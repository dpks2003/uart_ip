==> flow/design.v <==
`timescale 1ns / 1ps
module baud_rate #( 
    parameter SYSTEM_CLK = 100000000,  
    parameter BAUD_RATE  = 9600,  
    parameter OVERSAMPLE_RATE = 8   
) (input logic clk ,  
   input logic reset,  
   output logic rx_clk,  
   output logic tx_clk  
);
    localparam  rx_baud_ticker = (SYSTEM_CLK/(BAUD_RATE*OVERSAMPLE_RATE));   
    localparam  tx_baud_ticker = (SYSTEM_CLK/(BAUD_RATE));            
    localparam  rx_baud_counter_width = $clog2(rx_baud_ticker);  
    localparam  tx_baud_conuter_width = $clog2(tx_baud_ticker);
    logic [rx_baud_counter_width-1:0] rx_baud_counter = 0;
    logic [tx_baud_conuter_width-1:0] tx_baud_counter =0;
 always @ (posedge clk ) begin
       if (reset) begin
         rx_baud_counter =0;
         rx_clk =0;
        end
       else begin
            if (rx_baud_counter == rx_baud_ticker) begin
                rx_baud_counter =0;
                rx_clk = 1'b1;
            end
            else 
            rx_clk =1'b0;
            rx_baud_counter = rx_baud_counter+1;
        end
      end 
    always @ (posedge clk ) begin
        if (reset) begin
         tx_baud_counter =0;
         tx_clk =0;
        end
       else begin
            if (tx_baud_counter == tx_baud_ticker) begin
                tx_baud_counter =0;
                tx_clk = 1'b1;
            end
            else 
            tx_clk = 1'b0;
            tx_baud_counter = tx_baud_counter+1;
        end
   end
endmodule 
`timescale 1ns / 1ps
`timescale 1ns / 1ps
module rx_logic #(parameter PARITY_MODE = 00 ,  
                  parameter STOP_MODE = 0,     
                  parameter OVERSAMPLE_RATE =08 
)   (
    input logic rx_i_data ,  
    input logic clk ,
    input logic rx_clk,
    input logic reset,
    output logic [7:0] rx_o_data , 
    output logic       rx_o_parity_error ,
    output logic       rx_data_valid ,
    output logic       rx_o_error
);
    logic [2:0] databit_count;
    logic [7:0] rx_data_buffer;   
    logic [2:0] state_reg;
    logic frame_sync ;
    logic [2:0] start_sample_count;
    logic [2:0] data_sample_count;
    logic [2:0] parity_sample_count;
    logic [2:0] stop_sample_count;
    logic       start_bit_reg;
    logic       parity_bit_reg;
    logic       frame_error;
    logic       parity_error;      
    logic       stop_flag;
    localparam IDLE       = 3'b000,
              DATA_BIT    = 3'b010,
              PARITY_BIT  = 3'b011,
              STOP_BIT_I  = 3'b100,
              STOP_BIT_F  = 3'b101,
              BUFF_STAGE  = 3'b110;
   localparam LAST_SAMPLE= OVERSAMPLE_RATE-1;
   localparam MID_SAMPLE = OVERSAMPLE_RATE/2 ;
    always @(posedge clk) begin
        if (reset) begin
            rx_o_data            <=8'b0;
            rx_data_valid        <= 0;
            rx_o_parity_error    <=0;
            state_reg <= IDLE ;
            frame_sync <= 0;
            start_bit_reg <= 1;
            parity_bit_reg <= 0;
            rx_data_buffer <=0;
            databit_count <= 0;
            start_sample_count <= 0;
            data_sample_count <= 0;
            parity_sample_count <=0;
            stop_sample_count <= 0;
            parity_bit_reg <= 0;
            start_bit_reg <=0;
            parity_error <=0; 
            frame_error <=0;
            stop_flag <=0;
        end
        else begin
            case (state_reg)
                IDLE : begin
                    if (rx_clk) begin
                        if (rx_i_data == 1'b0) begin
                            start_sample_count <= start_sample_count +1;
                            frame_sync <=1;
                        end
                        if (frame_sync) begin
                            start_sample_count <= start_sample_count +1;
                        end
                        if (start_sample_count == MID_SAMPLE) begin
                            start_bit_reg <= rx_i_data ;
                        end
                        if (start_sample_count == LAST_SAMPLE) begin
                            if (start_bit_reg == 1'b0) begin
                                state_reg <= DATA_BIT ;
                            end
                            else begin
                                frame_sync <= 1'b0;
                            end
                        end
                    end
                end
                DATA_BIT : begin
                    if (rx_clk) begin
                        data_sample_count <= data_sample_count+1;
                        if(data_sample_count == MID_SAMPLE) begin
                            rx_data_buffer[databit_count] <= rx_i_data ;
                        end
                        if (data_sample_count == LAST_SAMPLE) begin
                            databit_count <= databit_count +1;
                            if (databit_count == 7) begin    
                                 if (PARITY_MODE [0]) begin
                                    state_reg <= PARITY_BIT;
                                end
                                 else if (STOP_MODE == 1) begin  
                                    state_reg <= STOP_BIT_I;
                                end
                                 else begin 
                                     state_reg <= STOP_BIT_F;  
                                  end 
                                if (STOP_MODE == 0)
                                 begin
                                   stop_flag <=1'b0;
                                    end
                            end
                        end
                    end
                end
                PARITY_BIT : begin
                    if (rx_clk) begin
                        parity_sample_count = parity_sample_count +1;
                        if (parity_sample_count == MID_SAMPLE) begin
                            parity_bit_reg <= rx_i_data;
                        end
                        if(parity_sample_count == LAST_SAMPLE) begin
                            if (STOP_MODE == 0) begin
                                state_reg <= STOP_BIT_F;
                            end
                            if (STOP_MODE == 1) begin
                                state_reg<= STOP_BIT_I;  
                            end
                        end
                    end
                end                
                STOP_BIT_I : begin
                    if(rx_clk) begin
                        stop_sample_count <= stop_sample_count +1;
                        if (stop_sample_count == MID_SAMPLE) begin
                            stop_flag <= ~ rx_i_data ;   
                        end
                        if (stop_sample_count == LAST_SAMPLE) begin
                            state_reg <= STOP_BIT_F ;
                        end
                    end
                end
                STOP_BIT_F : begin
                    if(rx_clk) begin
                        stop_sample_count <= stop_sample_count +1;
                        if (stop_sample_count == MID_SAMPLE) begin
                            stop_sample_count <= 0 ;
                            if(rx_i_data == 1'b0) begin
                                frame_error <= 1'b1;
                            end
                            else begin
                                frame_error <= 1'b0 | stop_flag;  
                            end
                            frame_sync <= 1'b0;
                            state_reg <= BUFF_STAGE ;
                        end
                    end
                end
                BUFF_STAGE : begin
                    rx_o_parity_error <= parity_error;
                    if(!frame_error)begin
                        rx_o_data <= rx_data_buffer;
                        rx_data_valid <= 1'b1;
                    end
                    state_reg <= IDLE ; 
                end
                default:  state_reg <= IDLE ;
            endcase
        if(PARITY_MODE[0]) begin
            parity_error <= PARITY_MODE[1] ? ((~ (^rx_data_buffer)) == parity_bit_reg ) : 
                                             (( ^rx_data_buffer) == parity_bit_reg ) ; 
        end
        else begin 
          parity_error <=1'b0;   
        end
        end
    end
    assign rx_o_error = frame_error ;
endmodule
`timescale 1ns / 1ps
module rx_sync # ( parameter FLOPS = 2)   
( input logic clk , 
  input logic reset ,   
  input logic rx_i_data,  
  output logic o_rx_synced  
);
logic [FLOPS-1:0] flop_stage;
always @ (posedge clk) begin
    if(reset) 
    begin
        flop_stage =0;
    end
    else begin
        flop_stage <= { flop_stage [FLOPS-2:0],rx_i_data};
    end
end
assign o_rx_synced = flop_stage [FLOPS-1];
endmodule
`timescale 1ns / 1ps
module rx_top #( parameter PARITY_MODE = 00 ,  
                  parameter STOP_MODE = 0,     
    parameter OVERSAMPLE_RATE = 08 ,
    parameter SYSTEM_CLK = 10000000,  
    parameter BAUD_RATE  = 9600,   
    parameter FLOPS = 2
    ) 
    (input logic rx_i_data ,  
    input logic clk ,
    input logic reset,
    output logic [7:0] rx_o_data , 
    output logic       rx_o_parity_error ,
    output logic       rx_data_valid ,
    output logic       rx_o_error
    );
     logic rx_clk ;  
     logic tx_clk;
     logic o_rx_synced; 
    rx_logic #(PARITY_MODE,   
               STOP_MODE ,     
              OVERSAMPLE_RATE 
    )  rx_FSM (
            o_rx_synced ,  
            clk ,
            rx_clk,
            reset,
            rx_o_data , 
            rx_o_parity_error ,
            rx_data_valid ,
            rx_o_error
    );
    baud_rate #( 
                SYSTEM_CLK , 
                 BAUD_RATE ,  
                 OVERSAMPLE_RATE  
    ) rx_baudCLOCK(clk ,  
                reset,  
                rx_clk,  
                tx_clk  
    );
  rx_sync # (FLOPS)   
  flopp  ( clk , 
          reset ,   
           rx_i_data,  
           o_rx_synced  
);
endmodule
Step by step through the tools: rx_top
Tool output for the design above, in the order of the flow.
Line numbers count from 1 in the design file above.
Operators: Yosys type, input widths -> output width; for muxes data width and select width s.
Library cell names are shortened.
{"block": "design", "design": "rx_top", "clk_port": "clk", "lib": "sky130hd", "lib_corner": "tt_025C_1v80"}

Word level
Yosys after proc, flatten, opt, wreduce and memory -nomap, before mapping. Memory bits, and registers merged into a memory's read port (data or address), are not among the register bits. Print and check cells are not counted. Equal cells are merged and count once.
{"block": "word_totals", "regBits": 50, "input_bits": 3, "output_inout_bits": 11, "wordCells": 110}
{"block": "op_classes", "n_addsub": 7, "n_eq": 28, "shifts": 2, "n_mux": 36, "bitwise": 5, "reduce_logical": 16}
{"block": "ops", "operator": "$mux 3", "count": 17}
{"block": "ops", "operator": "$eq 3x3->1 const B", "count": 11}
{"block": "ops", "operator": "$ne 2x1->1 const B", "count": 12}
{"block": "ops", "operator": "$reduce_and 3->1", "count": 6}
{"block": "ops", "operator": "$mux 8", "count": 2}
{"block": "ops", "operator": "$add 3x1->3 const B", "count": 5}
{"block": "ops", "operator": "$pmux 3 s5", "count": 1}
{"block": "ops", "operator": "$mux 1", "count": 13}
{"block": "ops", "operator": "$reduce_and 12->1", "count": 1}
{"block": "ops", "operator": "$shift 1x4->8", "count": 1}
{"block": "ops", "operator": "$shift 1x4->8 const A", "count": 1}
{"block": "ops", "operator": "$add 8x1->8 const B", "count": 1}
{"block": "ops", "operator": "$eq 8x8->1 const B", "count": 1}
{"block": "ops", "operator": "$and 8x8->8", "count": 1}
{"block": "ops", "operator": "$or 8x8->8", "count": 1}
{"block": "ops", "operator": "$not 8->8", "count": 1}
{"block": "ops", "operator": "$reduce_and 2->1", "count": 3}
{"block": "ops", "operator": "$reduce_bool 2->1", "count": 3}
{"block": "ops", "operator": "$eq 3x2->1 const B", "count": 2}
{"block": "ops", "operator": "$reduce_and 6->1", "count": 1}
{"block": "ops", "operator": "$pmux 3 s2", "count": 1}
{"block": "ops", "operator": "$ne 2x2->1 const B", "count": 2}
{"block": "ops", "operator": "$neg 3->4", "count": 1}
{"block": "ops", "operator": "$reduce_and 4->1", "count": 1}
{"block": "ops", "operator": "$pmux 1 s2", "count": 2}
{"block": "ops", "operator": "$logic_not 3->1", "count": 1}
{"block": "ops", "operator": "$not 1->1", "count": 2}

Logic depth
Yosys ltp: most cells in a row. Word level: on the elaborated netlist, between registers, memories and ports. Mapped: between sequential cells and ports; inverters and the memories' decode and read muxes count.
{"block": "logic_depth", "depth_word": 5, "ABC_AREA": 0, "depth_mapped": 6}

Synthesis result
Source: synth_stat.txt of the flow (Yosys; design flattened, memories mapped). It holds for the ABC_AREA given above (unset counts as 0); a run with the other value may have another netlist.
{"block": "types", "cell_type": "dfxtp_1", "count": 47, "type_area_um2": 940.902}
{"block": "types", "cell_type": "ha_1", "count": 12, "type_area_um2": 150.144}
{"block": "types", "cell_type": "nand2_1", "count": 33, "type_area_um2": 123.869}
{"block": "types", "cell_type": "a21oi_1", "count": 20, "type_area_um2": 100.096}
{"block": "types", "cell_type": "mux2i_1", "count": 8, "type_area_um2": 80.077}
{"block": "types", "cell_type": "nand3_1", "count": 13, "type_area_um2": 65.062}
{"block": "types", "cell_type": "nor2_1", "count": 16, "type_area_um2": 60.058}
{"block": "types", "cell_type": "nand4_1", "count": 9, "type_area_um2": 56.304}
{"block": "types", "cell_type": "nor2b_1", "count": 8, "type_area_um2": 50.048}
{"block": "types", "cell_type": "inv_1", "count": 12, "type_area_um2": 45.043}
{"block": "types", "cell_type": "a32o_1", "count": 4, "type_area_um2": 40.038}
{"block": "types", "cell_type": "o21ai_0", "count": 7, "type_area_um2": 35.034}
{"block": "types", "cell_type": "xnor2_1", "count": 4, "type_area_um2": 35.034}
{"block": "types", "cell_type": "nor4b_2", "count": 2, "type_area_um2": 30.029}
{"block": "types", "cell_type": "buf_4", "count": 3, "type_area_um2": 22.522}
{"block": "types", "cell_type": "nand2b_1", "count": 3, "type_area_um2": 18.768}
{"block": "types", "cell_type": "or3_1", "count": 3, "type_area_um2": 18.768}
{"block": "types", "cell_type": "nand4b_1", "count": 2, "type_area_um2": 17.517}
Other cell types: 22; their cells: 32.
{"block": "mapped", "stdcells": 238, "area_um2": 2127.0, "ff_cells": 47, "buffers": 13}
By module: a second synthesis without flattening, with its own total; a netlist apart from the flattened one above.
{"block": "unflattened", "hier_cells": 289, "hier_area_um2": 2615.0}
Rows give one instance, submodules left out.
{"block": "modules", "mod": "rx_logic", "n_inst": 1, "cells": 194, "area_um2": 1704.1, "seq_area_um2": 720.7}
{"block": "modules", "mod": "baud_rate", "n_inst": 1, "cells": 91, "area_um2": 858.3, "seq_area_um2": 420.4}
{"block": "modules", "mod": "rx_sync (FLOPS=2)", "n_inst": 1, "cells": 4, "area_um2": 52.6, "seq_area_um2": 40.0}
{"block": "modules", "mod": "rx_top", "n_inst": 1, "cells": 0, "area_um2": 0.0, "seq_area_um2": 0.0}

Path before layout
Source: OpenSTA report_checks on the synthesized netlist (no wires, ideal clock, input and output delay 20% of the period each), path of least setup slack; recovery checks are left aside. Register names are those of the netlist, which keeps one name where synthesis merged equal registers.
{"block": "synth_path", "kind": "flip-flop to flip-flop", "startpoint": "register rx_FSM.databit_count[0]", "endpoint": "register rx_FSM.rx_data_buffer[1]", "tclk_ns": 2.84, "setup_time_ns": 0.117, "launch_ns": 0.000, "t_arrival_ns": 1.352, "path_slack_ns": 1.371, "path_delay_ns": 1.469, "path_stages": 6, "synth_period_reached_ns": 1.469}
"path_delay_ns" is the arrival time less input delay plus setup time.
"path_stages": output pins that drive a net of the path, with the launching flip-flop's if there is one; two outputs of one cell count as two.
"synth_period_reached_ns" = period - worst setup slack (recovery checks aside). The figure is calculated, with input and output delays left at 20% of the set period.
Between the ends stands the longest chain of elaborated cells between them, by number of cells; it is not shown to be the way that was timed. Of several equally long chains one is given.
A line is the first line of the expression or statement that the cell stems from. Yosys adds cells for indexed reads and writes and turns some case tables into memories.
{"block": "synth_between", "path_cell_list": "dfxtp_1 inv_1 ha_1 xnor2_1 nand3_1 a32o_1", "elab_chain_cells": 5, "cone_cells": 6, "cone_lines": 1, "cone_classes": "add/sub (1); shift (2); logic (3)"}
{"block": "synth_lines", "item": "start: declaration", "line": 63, "text": "logic [2:0] databit_count;"}
{"block": "synth_lines", "item": "start: assignment", "line": 94, "text": "databit_count <= 0;"}
{"block": "synth_lines", "item": "start: assignment", "line": 136, "text": "databit_count <= databit_count +1;"}
{"block": "synth_lines", "item": "$neg 3->4", "line": 133, "text": "rx_data_buffer[databit_count] <= rx_i_data ;"}
{"block": "synth_lines", "item": "$shift 1x4->8", "line": 133}
{"block": "synth_lines", "item": "$not 8->8", "line": 133}
{"block": "synth_lines", "item": "$and 8x8->8", "line": 133}
{"block": "synth_lines", "item": "$or 8x8->8", "line": 133}
{"block": "synth_lines", "item": "end: assignment", "line": 93, "text": "rx_data_buffer <=0;"}
{"block": "synth_lines", "item": "end: assignment", "line": 133}
{"block": "synth_lines", "item": "end: declaration", "line": 64, "text": "logic [7:0] rx_data_buffer;"}

Path in the finished layout
From the final timing report of flow run A: the path of least setup slack in the routed layout; clock arrival at registers is part of the times.
{"block": "layout_path", "kind": "flip-flop to flip-flop", "startpoint": "register rx_FSM.data_sample_count[0]", "endpoint": "register rx_FSM.rx_data_buffer[1]", "tclk_ns": 1.28, "setup_time_ns": 0.09, "launch_ns": 0.30, "t_arrival_ns": 1.46, "path_slack_ns": 0.03, "path_stages": 7}
Between the ends stands the longest chain of elaborated cells between them, by number of cells; it is not shown to be the way that was timed. Of several equally long chains one is given.
{"block": "layout_between", "path_cell_list": "dfxtp_2 inv_2 ha_4 and4_1 buf_6 nand3_1 a32o_1", "elab_chain_cells": 2, "cone_cells": 2, "cone_lines": 1, "cone_classes": "eq/ne (1); reduce/logical (1)"}
{"block": "layout_lines", "item": "start: declaration", "line": 68, "text": "logic [2:0] data_sample_count;"}
{"block": "layout_lines", "item": "start: assignment", "line": 96, "text": "data_sample_count <= 0;"}
{"block": "layout_lines", "item": "start: assignment", "line": 131, "text": "data_sample_count <= data_sample_count+1;"}
{"block": "layout_lines", "item": "$eq 3x3->1", "line": 132, "text": "if(data_sample_count == MID_SAMPLE) begin"}
{"block": "layout_lines", "item": "$reduce_and 3->1"}
{"block": "layout_lines", "item": "end: assignment", "line": 93, "text": "rx_data_buffer <=0;"}
{"block": "layout_lines", "item": "end: assignment", "line": 133, "text": "rx_data_buffer[databit_count] <= rx_i_data ;"}
{"block": "layout_lines", "item": "end: declaration", "line": 64, "text": "logic [7:0] rx_data_buffer;"}

==> runs of rx_top <==
rx_top through Yosys and OpenROAD on sky130hd: 2 stored runs, unordered, with their settings and measured results. The constraints put input and output delay at 20% of the set period each and load the outputs with 0.01 pF.
"achievedPeriod_ns" means the clock period less the worst setup slack. The figure is calculated, with input and output delays left at 20% of the set period.

{"run": "flow run A", "settings": { "period_ns": 1.28, "CORE_UTILIZATION": 20, "SETUP_SLACK_MARGIN": 0.31, "PLACE_DENSITY_LB_ADDON": 0.1, "CELL_PAD_IN_SITES_GLOBAL_PLACEMENT": 2, "CELL_PAD_IN_SITES_DETAIL_PLACEMENT": 0, "CTS_CLUSTER_SIZE": 78, "CAP_MARGIN": 30, "SLEW_MARGIN": 0, "CORE_MARGIN": 2 }, "results": { "final_util_pct": 32.3, "holdWs_ns": 0.452, "achievedPeriod_ns": 1.247, "ys_area_um2": 2127.0, "final_die_area_um2": 11475.8, "worstSetupSlack_ns": 0.033, "stdcell_area_um2": 3338.2, "tns_ns": 0.000 }}
{"run": "flow run B", "settings": { "period_ns": 1.39, "CORE_UTILIZATION": 52, "PLACE_DENSITY_LB_ADDON": 0.01, "CORE_MARGIN": 3, "ABC_AREA": 1, "GPL_TIMING_DRIVEN": 0, "GPL_ROUTABILITY_DRIVEN": 0, "CAP_MARGIN": 20, "SLEW_MARGIN": 20 }, "results": { "final_util_pct": 62.7, "worstSetupSlack_ns": 0.089, "achievedPeriod_ns": 1.301, "stdcell_area_um2": 2347.2, "final_die_area_um2": 4762.4, "ys_area_um2": 2064.5, "tns_ns": 0.000, "holdWs_ns": 0.406 }}

==> flow/design.v <==
`timescale 1ns / 1ps
module baud_rate #( 
    parameter SYSTEM_CLK = 100000000,  
    parameter BAUD_RATE  = 9600,  
    parameter OVERSAMPLE_RATE = 8   
) (input logic clk ,  
   input logic reset,  
   output logic rx_clk,  
   output logic tx_clk  
);
    localparam  rx_baud_ticker = (SYSTEM_CLK/(BAUD_RATE*OVERSAMPLE_RATE));   
    localparam  tx_baud_ticker = (SYSTEM_CLK/(BAUD_RATE));            
    localparam  rx_baud_counter_width = $clog2(rx_baud_ticker);  
    localparam  tx_baud_conuter_width = $clog2(tx_baud_ticker);
    logic [rx_baud_counter_width-1:0] rx_baud_counter = 0;
    logic [tx_baud_conuter_width-1:0] tx_baud_counter =0;
 always @ (posedge clk ) begin
       if (reset) begin
         rx_baud_counter =0;
         rx_clk =0;
        end
       else begin
            if (rx_baud_counter == rx_baud_ticker) begin
                rx_baud_counter =0;
                rx_clk = 1'b1;
            end
            else 
            rx_clk =1'b0;
            rx_baud_counter = rx_baud_counter+1;
        end
      end 
    always @ (posedge clk ) begin
        if (reset) begin
         tx_baud_counter =0;
         tx_clk =0;
        end
       else begin
            if (tx_baud_counter == tx_baud_ticker) begin
                tx_baud_counter =0;
                tx_clk = 1'b1;
            end
            else 
            tx_clk = 1'b0;
            tx_baud_counter = tx_baud_counter+1;
        end
   end
endmodule 
`timescale 1ns / 1ps
module tx_logic #(
    parameter PARITY_MODE = 00,  
    parameter STOP_MODE = 1      
      ) 
   ( input logic clk ,
     input logic tx_clk,  
     input logic reset,  
     input logic [7:0] tx_i_data,  
     input logic       tx_i_start,  
     output logic tx_o_ready,  
     output logic tx_o_data  
   );
   localparam IDLE       = 3'b000,
              START_BIT  = 3'b001,
              DATA_BIT   = 3'b010,
              PARITY_BIT = 3'b011,
              STOP_BIT   = 3'b100;
    logic [2:0] state_reg = 000;  
    logic [7:0] data_buffer ;     
    logic       ready_reg;
    logic [2:0] databit_count;   
    logic       stop_count ; 
    logic       parity_reg ;
always @(posedge clk) begin
    if (reset) begin
        tx_o_data <= 1'b1;  
        data_buffer <= 8'b00000000;
        state_reg   <= IDLE ;
        ready_reg   <= 1'b0;
        databit_count <=1'b0;
        stop_count    <=1'b0;
        parity_reg    <=1'b0;
    end
    else begin
        case(state_reg)
        IDLE : begin
            ready_reg <= 1'b1;  
            if (tx_i_start & ready_reg)begin   
                data_buffer <= tx_i_data;
                ready_reg <= 1'b0;
                state_reg <= START_BIT;
            end
        end
        START_BIT : begin
            if (tx_clk) begin
                tx_o_data <= 1'b0;
                state_reg <= DATA_BIT ;
            end
        end
        DATA_BIT  : begin
            if(tx_clk) begin
                tx_o_data <= data_buffer[databit_count];
                databit_count <= databit_count + 1;      
                if (&databit_count) begin
                    databit_count <= 1'b0;
                    if(PARITY_MODE[0])begin
                        state_reg = PARITY_BIT;
                    end
                    else begin
                        state_reg = STOP_BIT; 
                    end
                end 
            end
        end
        PARITY_BIT : begin
            if (tx_clk)
            tx_o_data <= parity_reg;
            state_reg<= STOP_BIT; 
        end
        STOP_BIT : begin
            if (tx_clk)begin
                tx_o_data <= 1'b1;
                stop_count <= stop_count +1;
                if (stop_count == STOP_MODE)begin
                    stop_count <= 1'b0;
                    state_reg <= IDLE;
                end
            end
        end
        default : state_reg <= IDLE;
        endcase
        parity_reg <= PARITY_MODE[1] ? (^data_buffer): (~ (^data_buffer)) ;
    end
end
       assign tx_o_ready = ready_reg;
endmodule
`timescale 1ns / 1ps
module tx_top #(parameter PARITY_MODE = 00 ,  
    parameter STOP_MODE = 01 ,     
    parameter SYSTEM_CLK = 125000000,  
    parameter BAUD_RATE  = 9600,   
    parameter OVERSAMPLE_RATE = 8
    ) ( 
        input logic clk ,
        input logic reset,  
        input logic       tx_i_start,  
        output logic tx_o_ready,  
        output logic tx_o_data  
        );
    logic tx_clk;  
    logic rx_clk;
    baud_rate #( 
    SYSTEM_CLK,  
    BAUD_RATE  , 
    OVERSAMPLE_RATE  
    )  clock_genrator
    ( clk ,  
        reset,  
        rx_clk,  
        tx_clk  
    ); 
    tx_logic #(
        PARITY_MODE ,  
        STOP_MODE       
    )  
    transmitter 
        (   clk ,
         tx_clk,  
        reset,  
        8'h4a ,  
        tx_i_start,  
        tx_o_ready,  
        tx_o_data  
        );
endmodule
-- From RTL to reports: tx_top
The steps from the RTL of tx_top to its reports follow in flow order.
Line numbers count from 1 in the design file above.
Cell names lack the library's common part.
A cell with - has no value.
- top: tx_top
- clock input: clk
- library: sky130hd
- corner: tt_025C_1v80

-- Word level
Yosys after proc, flatten, opt, wreduce and memory -nomap, before mapping. Memory bits, and registers merged into a memory's read port (data or address), are not among the register bits. Print and check cells are not counted. Equal cells are merged and count once.
- flip-flop bits (word level): 26
- $add $sub $neg: 3
- equal/unequal tests at 12
- noted shifts and indexed selects: 1
- multiplexer cells: 18
- noted bitwise logic cells: 2
- noted reductions and logical operators: 9
- operators by type and width (cell ; count):
    two-way mux 14 bit ; 2
    two-way mux 3 bit ; 7
    parallel mux 3 bit (select 5 bit) ; 1
    adder 14 x 1 -> 14 bit (second input constant) ; 1
    equality test 14 bit (second input constant) ; 1
    inequality test 2 bit (second input constant) ; 4
    indexed select 8 x 3 -> 1 bit ; 1
    XOR reduction 8 bit ; 1
    two-way mux 1 bit ; 7
    inequality test 2 x 1 -> 1 bit (second input constant) ; 3
    AND reduction 2 bit ; 3
    equality test 3 x 2 -> 1 bit (second input constant) ; 2
    AND reduction 6 bit ; 1
    AND reduction 5 bit ; 1
    nonzero test 4 bit ; 1
    parallel mux 1 bit (select 4 bit) ; 1
    adder 3 x 1 -> 3 bit (second input constant) ; 1
    equality test 3 x 1 -> 1 bit (second input constant) ; 1
    equality test 3 bit (second input constant) ; 1
    logical NOT 3 bit ; 1
    AND reduction 3 bit ; 1
    adder 1 bit (second input constant) ; 1
    AND 1 bit ; 1
    inverter 1 bit ; 1

-- Depth
Yosys ltp: most cells in a row. Word level: on the elaborated netlist, between registers, memories and ports. Mapped: between sequential cells and ports; inverters and the memories' decode and read muxes count.
- depth in word-level cells: 4
- ABC_AREA: 0
- noted gate-level depth with buffers: 7
- noted gate-level depth less buffers: 6

-- Mapped cells and area
Source: synth_stat.txt of the flow (Yosys; design flattened, memories mapped). It holds for the ABC_AREA given above (unset counts as 0); a run with the other value may have another netlist.
The area totals of this step are shown rounded.
- noted cell count: 135
- mapped area at 1182 um^2
- sequential part of the area at 520.5 um^2
- mapped flip-flops: 26
- buffer cells at 6
- cells by type (cell ; count ; area in all (um^2)):
    dfxtp_1 ; 26 ; 520.499
    nor2_1 ; 23 ; 86.333
    xnor2_1 ; 9 ; 78.826
    ha_1 ; 4 ; 50.048
    mux2i_1 ; 4 ; 40.038
    nand3_1 ; 8 ; 40.038
    nand2_1 ; 8 ; 30.029
    nor3_1 ; 6 ; 30.029
    xor2_1 ; 3 ; 26.275
    a21oi_1 ; 5 ; 25.024
    nor4_1 ; 4 ; 25.024
    nand3b_1 ; 3 ; 22.522
    nand2b_1 ; 3 ; 18.768
    clkbuf_1 ; 4 ; 15.014
    inv_1 ; 4 ; 15.014
    nor3b_1 ; 2 ; 15.014
    and3_1 ; 2 ; 12.512
    mux2_2 ; 1 ; 11.261
Other cell types: 16; their cells: 16.
By module: a second synthesis without flattening, with its own total; a netlist apart from the flattened one above.
- cell total of the unflattened synthesis: 231
- area total of the unflattened synthesis at 2068 um^2
Rows give one instance, submodules left out.
- by module (module ; times used ; cells ; area (um^2) ; seq. area (um^2)):
    baud_rate ; 1 ; 142 ; 1206 ; 540.5
    tx_logic ; 1 ; 87 ; 854.6 ; 360.3
    tx_top ; 1 ; 2 ; 7.5 ; 0.0

-- Worst setup path after synthesis
Source: OpenSTA report_checks on the synthesized netlist (no wires, ideal clock, input and output delay 20% of the period each), path of least setup slack; recovery checks are left aside. Register names are those of the netlist, which keeps one name where synthesis merged equal registers.
- kind: reg-to-reg
- from: register clock_genrator.tx_baud_counter[0]
- to: register clock_genrator.tx_baud_counter[2]
- clock period: 1.73 ns
- time at the first pin: 0.000 ns
- noted data arrival time: 1.525 ns
- required time: 1.663 ns
- noted slack: 0.137 ns
- delay of the path: 1.592 ns
- noted driving pins on the path: 8
- period reached after synthesis: 1.593 ns
"delay of the path" = arrival - input delay + setup time.
"driving pins on the path": output pins that drive a net of the path, with the launching flip-flop's if there is one; two outputs of one cell count as two.
"period reached after synthesis" is the clock period less the worst setup slack; recovery checks do not enter. This is arithmetic on one report: input and output delays are still those of the set period (20% each).
The rows between start and end are the longest chain of elaborated cells between them; the timing report does not say that the signal goes this way. Where chains are equally long, one stands for them.
A line is the first line of the expression or statement that the cell stems from. Yosys adds cells for indexed reads and writes and turns some case tables into memories.
A register here has more assigning lines than the two given.
- path through: dfxtp_1 -> inv_1 -> ha_1 -> nand4bb_1 -> or4_1 -> clkbuf_2 -> a21bo_1 -> a21oi_2
- cells in the longest elaborated chain: 4
- noted elaborated cells between the ends (all ways): 4
- RTL lines with such cells: 3
- classes of those cells: add/sub (1); eq/ne (1); mux (2)
- RTL lines, path post-synthesis (item ; RTL line ; text):
    start, declared ; 16 ; logic [tx_baud_conuter_width-1:0] tx_baud_counter =0;
    start, assigned ; 34 ; tx_baud_counter =0;
    start, assigned ; 44 ; tx_baud_counter = tx_baud_counter+1;
    equality test 14 bit ; 38 ; if (tx_baud_counter == tx_baud_ticker) begin
    two-way mux 14 bit ; 38 ;
    two-way mux 14 bit ; 33 ; if (reset) begin
    adder 14 x 1 -> 14 bit ; 44 ;
    end, assigned ; 39 ; tx_baud_counter =0;
    end, assigned ; 44 ;
    end, declared ; 16 ;

-- Worst path after layout
From the final timing report of run B: the path of least setup slack in the routed layout; clock arrival at registers is part of the times.
- kind: reg-to-reg
- from: register clock_genrator.tx_baud_counter[2]
- to: register clock_genrator.tx_baud_counter[12]
- clock period: 2.75 ns
- time at the first pin: 0.32 ns
- noted data arrival time: 2.15 ns
- required time: 2.97 ns
- noted slack: 0.82 ns
- noted driving pins on the path: 5
The rows between start and end are the longest chain of elaborated cells between them; the timing report does not say that the signal goes this way. Where chains are equally long, one stands for them.
A register here has more assigning lines than the two given.
- path through: dfxtp_1 -> nand3_1 -> or4_1 -> nand2b_1 -> nor2_1
- cells in the longest elaborated chain: 4
- noted elaborated cells between the ends (all ways): 4
- RTL lines with such cells: 3
- classes of those cells: add/sub (1); eq/ne (1); mux (2)
- RTL lines, path post-layout (item ; RTL line ; text):
    start, declared ; 16 ; logic [tx_baud_conuter_width-1:0] tx_baud_counter =0;
    start, assigned ; 34 ; tx_baud_counter =0;
    start, assigned ; 44 ; tx_baud_counter = tx_baud_counter+1;
    equality test 14 bit ; 38 ; if (tx_baud_counter == tx_baud_ticker) begin
    two-way mux 14 bit ; 38 ;
    two-way mux 14 bit ; 33 ; if (reset) begin
    adder 14 x 1 -> 14 bit ; 44 ;
    end, assigned ; 39 ; tx_baud_counter =0;
    end, assigned ; 44 ;
    end, declared ; 16 ;

--- measured runs ---
tx_top through Yosys and OpenROAD on sky130hd: 2 stored runs, unordered, with their settings and measured results. The constraints put input and output delay at 20% of the set period each and load the outputs with 0.01 pF.
"period reached" is the run's clock period less its worst setup slack. It is reckoned from that one timing run; input and output delays stay at 20% of the period that was set.
"time on the worst setup path" is the time allowed to the run's worst setup path (the clock period less input and output delay, where it has them) less its slack. Clock arrival times count: a late capture clock shortens it, a late launch clock lengthens it.
"power consumption" is the tool's figure for a default switching activity; nothing was simulated.
The measured numbers are rounded.

Run A

==> flow/run.sh <==
#!/bin/bash
# the make line also repeats the synthesis and layout settings of config.mk as NAME=value (left out here)
make -C /OpenROAD-flow-scripts/flow DESIGN_CONFIG=/design/flow/config.mk WORK_HOME=/design/flow/orfs CLKGATE_MAP_FILE= finish
==> flow/config.mk <==
export PLATFORM = sky130hd
export DESIGN_NAME = tx_top
export DESIGN_NICKNAME = tx_top
export VERILOG_FILES = /design/flow/design.v
export SDC_FILE = /design/flow/constraint.sdc
export NUM_CORES = 4
export LEC_CHECK = 0
export ABC_AREA = 0
export CAP_MARGIN = 30
export CORE_MARGIN = 2
export CORE_UTILIZATION = 65
export GPL_TIMING_DRIVEN = 1
export SETUP_SLACK_MARGIN = 0.02
export SLEW_MARGIN = 35
==> flow/constraint.sdc <==
create_clock -name core_clock -period 1.15 [get_ports {clk}]
set_input_delay 0.2300 -clock core_clock [delete_from_list [all_inputs] [get_ports {clk}]]
set_output_delay 0.2300 -clock core_clock [all_outputs]
set_load 0.01 [all_outputs]

Run A: did not finish, routing stopped with DPL-0038.

Run B

==> flow/run.sh <==
#!/bin/bash
# the make line also repeats the synthesis and layout settings of config.mk as NAME=value (left out here)
make -C /OpenROAD-flow-scripts/flow DESIGN_CONFIG=/design/flow/config.mk WORK_HOME=/design/flow/orfs CLKGATE_MAP_FILE= finish
==> flow/config.mk <==
export PLATFORM = sky130hd
export DESIGN_NAME = tx_top
export DESIGN_NICKNAME = tx_top
export VERILOG_FILES = /design/flow/design.v
export SDC_FILE = /design/flow/constraint.sdc
export NUM_CORES = 4
export LEC_CHECK = 0
export CAP_MARGIN = 35
export CELL_PAD_IN_SITES_DETAIL_PLACEMENT = 1
export CORE_MARGIN = 2
export CORE_UTILIZATION = 41
export GPL_ROUTABILITY_DRIVEN = 1
export MIN_ROUTING_LAYER = met2
export PLACE_DENSITY_LB_ADDON = 0.13
export SETUP_SLACK_MARGIN = 0.44
export SLEW_MARGIN = 20
export TNS_END_PERCENT = 60
==> flow/constraint.sdc <==
create_clock -name core_clock -period 2.75 [get_ports {clk}]
set_input_delay 0.5500 -clock core_clock [delete_from_list [all_inputs] [get_ports {clk}]]
set_output_delay 0.5500 -clock core_clock [all_outputs]
set_load 0.01 [all_outputs]

Measured in run B:
- worst slack on setup checks at 0.819 ns
- area of the standard cells in the finished layout: 1297 um^2
- power consumption: 698.3 µW
- utilization in the final report at 0.471
- die area at 3329 um^2
- time on the worst setup path at 1.93 ns
- kind of the worst setup path: reg-to-reg
- worst hold slack after layout: 0.419 ns
- summed negative setup slack at 0.000 ns
- period reached: 1.931 ns
- cell area after synthesis at 1182 um^2
--- end ---
